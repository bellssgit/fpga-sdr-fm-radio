==> flow/design.v <==
module FM_demodule (
    input signed [11:0] I_in,
    input signed [11:0] Q_in,
    input clk,
    output signed [11:0] Demod_out
);
reg signed [11:0] I_delay1 = 'b0;
reg signed [11:0] Q_delay1 = 'b0;
reg signed [11:0] I_delay2 = 'b0;
reg signed [11:0] Q_delay2 = 'b0;
always @(posedge clk) begin
    I_delay1 <= I_in;
    Q_delay1 <= Q_in;
    I_delay2 <= I_delay1;
    Q_delay2 <= Q_delay1;
end
wire signed [23:0] I_times_Q_delay_full;
wire signed [23:0] Q_times_I_delay_full;
multi_12bit I_x_Q (.Clock(~clk), .ClkEn('b1), .Aclr('b0), .DataA(I_delay1), .DataB(Q_delay2), 
    .Result(I_times_Q_delay_full));
multi_12bit Q_x_I (.Clock(~clk), .ClkEn('b1), .Aclr('b0), .DataA(Q_delay1), .DataB(I_delay2), 
    .Result(Q_times_I_delay_full));
reg signed [31:0] out = 'b0;
always @(posedge clk) begin
    out <= Q_times_I_delay_full - I_times_Q_delay_full;
end
assign Demod_out = out[21:10];
endmodule
module AM_demodule (
    input signed [11:0] I_in,
    input signed [11:0] Q_in,
    input clk,
    output reg signed [11:0] Demod_out
);
reg signed [11:0] abs_I = 'b0;
reg signed [11:0] abs_Q = 'b0;
reg signed [12:0] abs_sum = 'b0;
reg signed [12:0] audio_dc = 'b0;
always @(posedge clk) begin
    if(I_in < 0) begin
        abs_I <= -I_in;
    end
    else begin
        abs_I <= I_in;
    end
    if(Q_in < 0) begin
        abs_Q <= -Q_in;
    end
    else begin
        abs_Q <= Q_in;
    end
end
always @(negedge clk) begin
    if (abs_I > abs_Q) begin
        abs_sum <= abs_I + (abs_Q >> 2);
    end
    else begin
        abs_sum <= abs_Q + (abs_I >> 2);
    end
end
always @(posedge clk) begin
    audio_dc <= abs_sum + (audio_dc - audio_dc >>> 5);
    Demod_out <= abs_sum - audio_dc >>> 5;
end
endmodule
Reports on AM_demodule. The steps from the RTL of AM_demodule to its reports follow in flow order. Line numbers count from 1 in the design file above. Operators carry their Yosys type and port widths (W data, S select, Z words). A cell with -- has no value.

Design top: AM_demodule. Clock port: clk. Library: sky130hd. Timing corner: tt_025C_1v80.

Elaborated design. Counts by Yosys on the flattened word-level netlist (proc, flatten, opt, wreduce; memories kept). Register bits leave out memories and registers merged into their read ports (data or address); mux counts leave out enables and synchronous resets folded into registers. Print and check cells are left out. Cells with the same type and inputs are merged into one.

The figure for register bits after elaboration is 58. For input port bits the number is 25. Cells after elaboration: 18.

The entry for add/sub/neg operators reads 7. Under magnitude comparators stands 3. Muxes and demuxes: 3.

Operators by type and width (count): $add A12 B12 Y13 (2); $sub A13 B13 Y13 (2); $lt A12 B1 Y1 const B (2); $neg A12 Y12 (2); $mux W12 (2); $add A13 B8 Y13 (1); $mux W13 (1); $gt A12 B12 Y1 (1).

Logic depth. Depth = most cells in a row (Yosys ltp): at word level without a register or memory, in the mapped netlist without a sequential cell, where the memories' decode and read muxes count.

For depth after elaboration the number is 2. The figure for ABC_AREA is 1. The figure for depth in mapped cells is 14. Mapped depth without buffers: 13.

Netlist. Source: synth_stat.txt of the flow (Yosys; design flattened, memories mapped). It holds for the ABC_AREA given above (unset counts as 0); a run with the other value may have another netlist.

Cells by type: sky130_fd_sc_hd__dfxtp_1 (count 58, area in all 1.16E+03 um^2); sky130_fd_sc_hd__nand2_1 (count 164, area in all 615.59 um^2); sky130_fd_sc_hd__ha_1 (count 47, area in all 588.064 um^2); sky130_fd_sc_hd__inv_1 (count 90, area in all 337.824 um^2); sky130_fd_sc_hd__nand3_1 (count 51, area in all 255.245 um^2); sky130_fd_sc_hd__xor2_1 (count 28, area in all 245.235 um^2); sky130_fd_sc_hd__nor2_1 (count 37, area in all 138.883 um^2); sky130_fd_sc_hd__a21oi_1 (count 27, area in all 135.13 um^2); sky130_fd_sc_hd__xnor2_1 (count 11, area in all 96.342 um^2); sky130_fd_sc_hd__nand4_1 (count 14, area in all 87.584 um^2); sky130_fd_sc_hd__o21ai_0 (count 13, area in all 65.062 um^2); sky130_fd_sc_hd__fa_1 (count 2, area in all 40.038 um^2); sky130_fd_sc_hd__o21bai_1 (count 5, area in all 37.536 um^2); sky130_fd_sc_hd__a31oi_1 (count 5, area in all 31.28 um^2); sky130_fd_sc_hd__buf_4 (count 4, area in all 30.029 um^2); sky130_fd_sc_hd__a21o_1 (count 3, area in all 22.522 um^2); sky130_fd_sc_hd__buf_6 (count 2, area in all 22.522 um^2); sky130_fd_sc_hd__nand3_2 (count 2, area in all 20.019 um^2).

Not listed: further types 9, cells in them 17.

Mapped cells: 580. The figure for cell area after synthesis is 4032.6 um^2. The figure for sequential part of the area is 1161.1 um^2. The entry for flip-flop cells reads 58. The entry for buffers reads 8.

Data sheet: physical implementation of AM_demodule

Design AM_demodule on sky130hd. What follows are 2 stored runs of the flow, each under its own settings; their order means nothing. The constraints put input and output delay at 20% of the set period each and load the outputs with 0.01 pF.

Files of job 1:
==> flow/run.sh <==
#!/bin/bash
# the make line also repeats the synthesis and layout settings of config.mk as NAME=value (left out here)
make -C /OpenROAD-flow-scripts/flow DESIGN_CONFIG=/design/flow/config.mk WORK_HOME=/design/flow/orfs CLKGATE_MAP_FILE= finish
==> flow/config.mk <==
export PLATFORM = sky130hd
export DESIGN_NAME = AM_demodule
export DESIGN_NICKNAME = AM_demodule
export VERILOG_FILES = /design/flow/design.v
export SDC_FILE = /design/flow/constraint.sdc
export NUM_CORES = 4
export LEC_CHECK = 0
export ABC_AREA = 1
export CAP_MARGIN = 20
export CORE_MARGIN = 10
export CORE_UTILIZATION = 60
export GPL_ROUTABILITY_DRIVEN = 1
export SETUP_SLACK_MARGIN = 0.28
export SLEW_MARGIN = 20
export TNS_END_PERCENT = 85
==> flow/constraint.sdc <==
create_clock -name core_clock -period 5.1 [get_ports {clk}]
set_input_delay 1.0200 -clock core_clock [delete_from_list [all_inputs] [get_ports {clk}]]
set_output_delay 1.0200 -clock core_clock [all_outputs]
set_load 0.01 [all_outputs]

Results of job 1. The Yosys chip area after synthesis reads 4,032.6 um^2. The standard-cell area after layout is 4,695.8 um^2. For the worst hold slack in the final report the run shows 0.534 ns. The area of the die comes to 10,399.9 um^2. For the smallest setup slack the run shows 0.594 ns. The sum of negative setup slack stands at 0.000 ns.

Files of job 2:
==> flow/run.sh <==
#!/bin/bash
# the make line also repeats the synthesis and layout settings of config.mk as NAME=value (left out here)
make -C /OpenROAD-flow-scripts/flow DESIGN_CONFIG=/design/flow/config.mk WORK_HOME=/design/flow/orfs CLKGATE_MAP_FILE= finish
==> flow/config.mk <==
export PLATFORM = sky130hd
export DESIGN_NAME = AM_demodule
export DESIGN_NICKNAME = AM_demodule
export VERILOG_FILES = /design/flow/design.v
export SDC_FILE = /design/flow/constraint.sdc
export NUM_CORES = 4
export LEC_CHECK = 0
export ABC_AREA = 0
export CAP_MARGIN = 20
export CELL_PAD_IN_SITES_DETAIL_PLACEMENT = 0
export CORE_ASPECT_RATIO = 1.83
export CORE_MARGIN = 2
export CORE_UTILIZATION = 19
export CTS_CLUSTER_DIAMETER = 160
export CTS_CLUSTER_SIZE = 73
export GPL_ROUTABILITY_DRIVEN = 1
export MIN_ROUTING_LAYER = met2
export PLACE_DENSITY_LB_ADDON = 0.11
export SLEW_MARGIN = 20
export TNS_END_PERCENT = 25
==> flow/constraint.sdc <==
create_clock -name core_clock -period 7.34 [get_ports {clk}]
set_input_delay 1.4680 -clock core_clock [delete_from_list [all_inputs] [get_ports {clk}]]
set_output_delay 1.4680 -clock core_clock [all_outputs]
set_load 0.01 [all_outputs]

Results of job 2. The standard-cell area after layout is 4,443.0 um^2. The area of the die comes to 19,542.7 um^2. For the worst hold slack in the final report the run shows 0.626 ns. The sum of negative setup slack stands at 0.000 ns. The Yosys chip area after synthesis reads 3,494.6 um^2. For the smallest setup slack the run shows 1.252 ns.
