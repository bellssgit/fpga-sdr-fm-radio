==> flow/design.v <==
module CIC 
  (input wire               clk,
   input wire [7:0]		gain,
   input wire signed [11:0]  d_in,
   output reg signed [11:0]  d_out,
   output reg 				 d_clk);
  parameter width = 48;
  parameter decimation_ratio = 100;
  reg signed [width-1:0] d_tmp = 'b0, d_d_tmp = 'b0;
  reg signed [width-1:0] d1 = 'b0;
  reg signed [width-1:0] d2 = 'b0;
  reg signed [width-1:0] d3 = 'b0;
  reg signed [width-1:0] d4 = 'b0;
  reg signed [width-1:0] d6 = 'b0, d_d6 = 'b0;
  reg signed [width-1:0] d7 = 'b0, d_d7 = 'b0;
  reg signed [width-1:0] d8 = 'b0, d_d8 = 'b0;
  reg signed [width-1:0] d9 = 'b0, d_d9 = 'b0;
  reg signed [width-1:0] d_scale = 'b0;
  reg [15:0] count = 'b0;
  reg v_comb = 'b0;   
  reg d_clk_tmp = 'b0;
  always @(posedge clk)
    begin
      d1 <= d_in + d1;
      d2 <= d1 + d2;
      d3 <= d2 + d3;
      d4 <= d3 + d4;
      if (count == decimation_ratio - 1)
        begin
          count <= 16'b0;
          d_tmp <= d4;
          d_clk_tmp <= 1'b1;
          v_comb <= 1'b1;
        end else if (count == decimation_ratio >> 1)
          begin
            d_clk_tmp <= 1'b0;
            count <= count + 16'd1;
            v_comb <= 1'b0;
          end else
            begin
              count <= count + 16'd1;
              v_comb <= 1'b0;
            end
    end
  always @(posedge clk)   
    begin
      d_clk <= d_clk_tmp;
      if (v_comb)
        begin
          d_d_tmp <= d_tmp;
          d6 <= d_tmp - d_d_tmp;
          d_d6 <= d6;
          d7 <= d6 - d_d6;
          d_d7 <= d7;
          d8 <= d7 - d_d7;
          d_d8 <= d8;
          d9 <= d8 - d_d8;
			d_scale <= d9;
		  d_out <= d9[35:24];	
        end
    end		
endmodule
# Tool chain data of CIC
# The steps from the RTL of CIC to its reports follow in flow order.
# Lines are those of the file above, counted from 1.
# Cell names lack the library's common part.
# Not given: n/a
[setup]
design = "CIC"
clock = "clk"
lib = "sky130hd"
corner = "tt_025C_1v80"

# Elaborated design
# Source: Yosys, flattened and elaborated, memories not mapped. Widths are those after wreduce; folded enables and synchronous resets count as part of the registers. Registers that Yosys merges into a memory's read port (data or address) are not register bits. Print and check cells do not count. Equal cells are merged and count once.
[bits]
word_cells = 30
output_inout_bits = 13
in_bits = 21
ff_bits = 547
[classes]
n_mux = 1
n_addsub = 9
n_eq = 2
[op_table]
columns = ["cell", "count"]
rows = [
  ["subtractor 36 bit", 4],
  ["adder 48 bit", 3],
  ["adder 12 x 48 -> 48 bit", 1],
  ["adder 16 x 1 -> 16 bit (second input constant)", 1],
  ["equality test 16 x 6 -> 1 bit (second input constant)", 1],
  ["equality test 16 x 7 -> 1 bit (second input constant)", 1],
  ["two-way mux 1 bit", 1],
]

# Depth
# Yosys ltp: most cells in a row. Word level: on the elaborated netlist, between registers, memories and ports. Mapped: between sequential cells and ports; inverters and the memories' decode and read muxes count.
[logic_depth]
depth_word = 2
abc_area = 1
mapped_depth = 14
mapped_depth_nobuf = 14

# After synthesis
# Source: synth_stat.txt of the flow (Yosys; design flattened, memories mapped). It holds for the ABC_AREA given above (unset counts as 0); a run with the other value may have another netlist.
# The area totals of this step are shown rounded.
[by_type]
columns = ["type", "count", "type_area_um2"]
rows = [
  ["edfxtp_1", 312, 9.37E+03],
  ["nand2_1", 1138, 4.27E+03],
  ["ha_1", 281, 3.52E+03],
  ["dfxtp_1", 163, 3263.13],
  ["a21oi_1", 370, 1.85E+03],
  ["inv_1", 484, 1.82E+03],
  ["nor2_1", 421, 1.58E+03],
  ["nand3_1", 208, 1.04E+03],
  ["xor2_1", 118, 1.03E+03],
  ["o21ai_0", 174, 870.835],
  ["xnor2_1", 38, 332.819],
  ["o21a_1", 30, 225.216],
  ["nor3_1", 44, 220.211],
  ["nand3_2", 20, 200.192],
  ["nand2_2", 25, 156.4],
  ["nand4_1", 24, 150.144],
  ["o21ai_2", 17, 148.893],
  ["fa_1", 7, 140.134],
]
# Not listed: further types 19, cells in them 109.
[synth_totals]
buffers = 0
mapped_area_mm2 = 0.031
seq_area_mm2 = 0.0126
flip_flops = 475
cell_count = 3983

# Worst setup path after synthesis
# Path of least setup slack by OpenSTA after synthesis, without wires, with an ideal clock, recovery checks aside; 20% of the period is set as input and as output delay. Where synthesis merged equal registers, the netlist keeps one of their names.
[synth_path]
kind = "register to register"
start = "register v_comb"
end = "register d6[0]"
setup_ns = 0.664
launch_ns = 0.000
setup_slack_ns = 2.461
required_time_ns = 8.786
delay_ns = 6.988
path_buffers = 0
clock_period_ns = 9.45
driving_pins = 1
t_arrival_ns = 6.324
synth_period_reached_ns = 6.989
# "delay_ns" is the arrival time less input delay plus setup time.
# "driving_pins" counts driving pins, that of a launching flip-flop among them; a cell with two outputs on the path counts twice.
# "synth_period_reached_ns" = period - worst setup slack (recovery checks aside). The figure is calculated, with input and output delays left at 20% of the set period.
# At most two assigning lines are given for a register; there are more.
[synth_between]
cell_sequence = "dfxtp_1"
elab_chain_len = 0
cells_between = 0
cone_lines = 0
[synth_rtl]
columns = ["item", "line", "text"]
rows = [
  ["start, declared", 20, "reg v_comb = 'b0;"],
  ["start, assigned", 33, "v_comb <= 1'b1;"],
  ["start, assigned", 38, "v_comb <= 1'b0;"],
  ["end, assigned", 51, "d6 <= d_tmp - d_d_tmp;"],
  ["end, declared", 14, "reg signed [width-1:0] d6 = 'b0, d_d6 = 'b0;"],
]

# Path in the finished layout
# From the final timing report of flow run 1: the path of least setup slack in the routed layout; clock arrival at registers is part of the times.
[layout_path]
kind = "input to register"
start = "input port d_in[11]"
end = "register d1[35]"
required_time_ns = 7.26
driving_pins = 11
clock_period_ns = 6.75
t_arrival_ns = 3.74
input_delay_ns = 1.35
setup_slack_ns = 3.52
launch_ns = 1.35
setup_ns = 0.10
path_buffers = 2
# Between the ends stands the longest chain of elaborated cells between them, by number of cells; it is not shown to be the way that was timed. Of several equally long chains one is given.
# Each line given opens the expression or statement behind the cell; cells for indexed reads and writes are added by Yosys, which also makes memories of some case tables.
[layout_between]
cell_sequence = "clkdlybuf4s50_1 > buf_8 > ha_1 > a21oi_1 > o21ai_0 > a21oi_1 > nand3_2 > nand2_1 > nand2_1 > nand2_1 > nand2_1"
elab_chain_len = 1
cells_between = 1
cone_lines = 1
cone_classes = "add/sub: 1"
[layout_rtl]
columns = ["item", "line", "text"]
rows = [
  ["start, declared", 4, "input wire signed [11:0]  d_in,"],
  ["adder 12 x 48 -> 48 bit", 24, "d1 <= d_in + d1;"],
  ["end, assigned", 24, ""],
  ["end, declared", 10, "reg signed [width-1:0] d1 = 'b0;"],
]

# Design CIC on sky130hd. What follows are 2 stored runs of the flow, each under its own settings; their order means nothing. The constraints put input and output delay at 20% of the set period each and load the outputs with 0.01 pF.
# "period_less_ws_ns" means the clock period less the worst setup slack. The figure is calculated, with input and output delays left at 20% of the set period.
# "worstPathTime_ns" is the time allowed to the run's worst setup path (the clock period less input and output delay, where it has them) less its slack. Clock arrival times count: a late capture clock shortens it, a late launch clock lengthens it.
# "power.total_w" is the tool's figure for a default switching activity; nothing was simulated.
# The measured numbers are rounded.

[[run]]
name = "flow run 1"
[run.settings]
period_ns = 6.75
CORE_UTILIZATION = 38
PLACE_DENSITY = 0.51
CELL_PAD_IN_SITES_DETAIL_PLACEMENT = 1
ABC_AREA = 1
GPL_TIMING_DRIVEN = 0
GPL_ROUTABILITY_DRIVEN = 1
CTS_CLUSTER_SIZE = 23
SLEW_MARGIN = 10
CAP_MARGIN = 20
CORE_MARGIN = 2
[run.results]
fin_tns_ns = 0.000
final_setup_ws_ns = 3.52
final_die_area_mm2 = 0.0839
post_route_util_pct = 42.9
ws_hold_ns = 0.353
post_route_stdcell_area_mm2 = 0.0346
yosys.chip_area_mm2 = 0.031
period_less_ws_ns = 3.234
power.total_w = 0.0147
worstPathTime_ns = 1.88
worst_path_kind = "input to register"

[[run]]
name = "flow run 2"
[run.settings]
period_ns = 5.99
CORE_UTILIZATION = 37
SETUP_SLACK_MARGIN = 0.22
TNS_END_PERCENT = 70
CAP_MARGIN = 35
SLEW_MARGIN = 10
MIN_ROUTING_LAYER = "met1"
CORE_MARGIN = 2
[run.results]
fin_tns_ns = 0.000
final_setup_ws_ns = 2.16
final_die_area_mm2 = 0.0751
post_route_util_pct = 41.4
ws_hold_ns = 0.353
post_route_stdcell_area_mm2 = 0.0301
yosys.chip_area_mm2 = 0.027
period_less_ws_ns = 3.831
power.total_w = 0.0148
worstPathTime_ns = 2.63
worst_path_kind = "input to register"
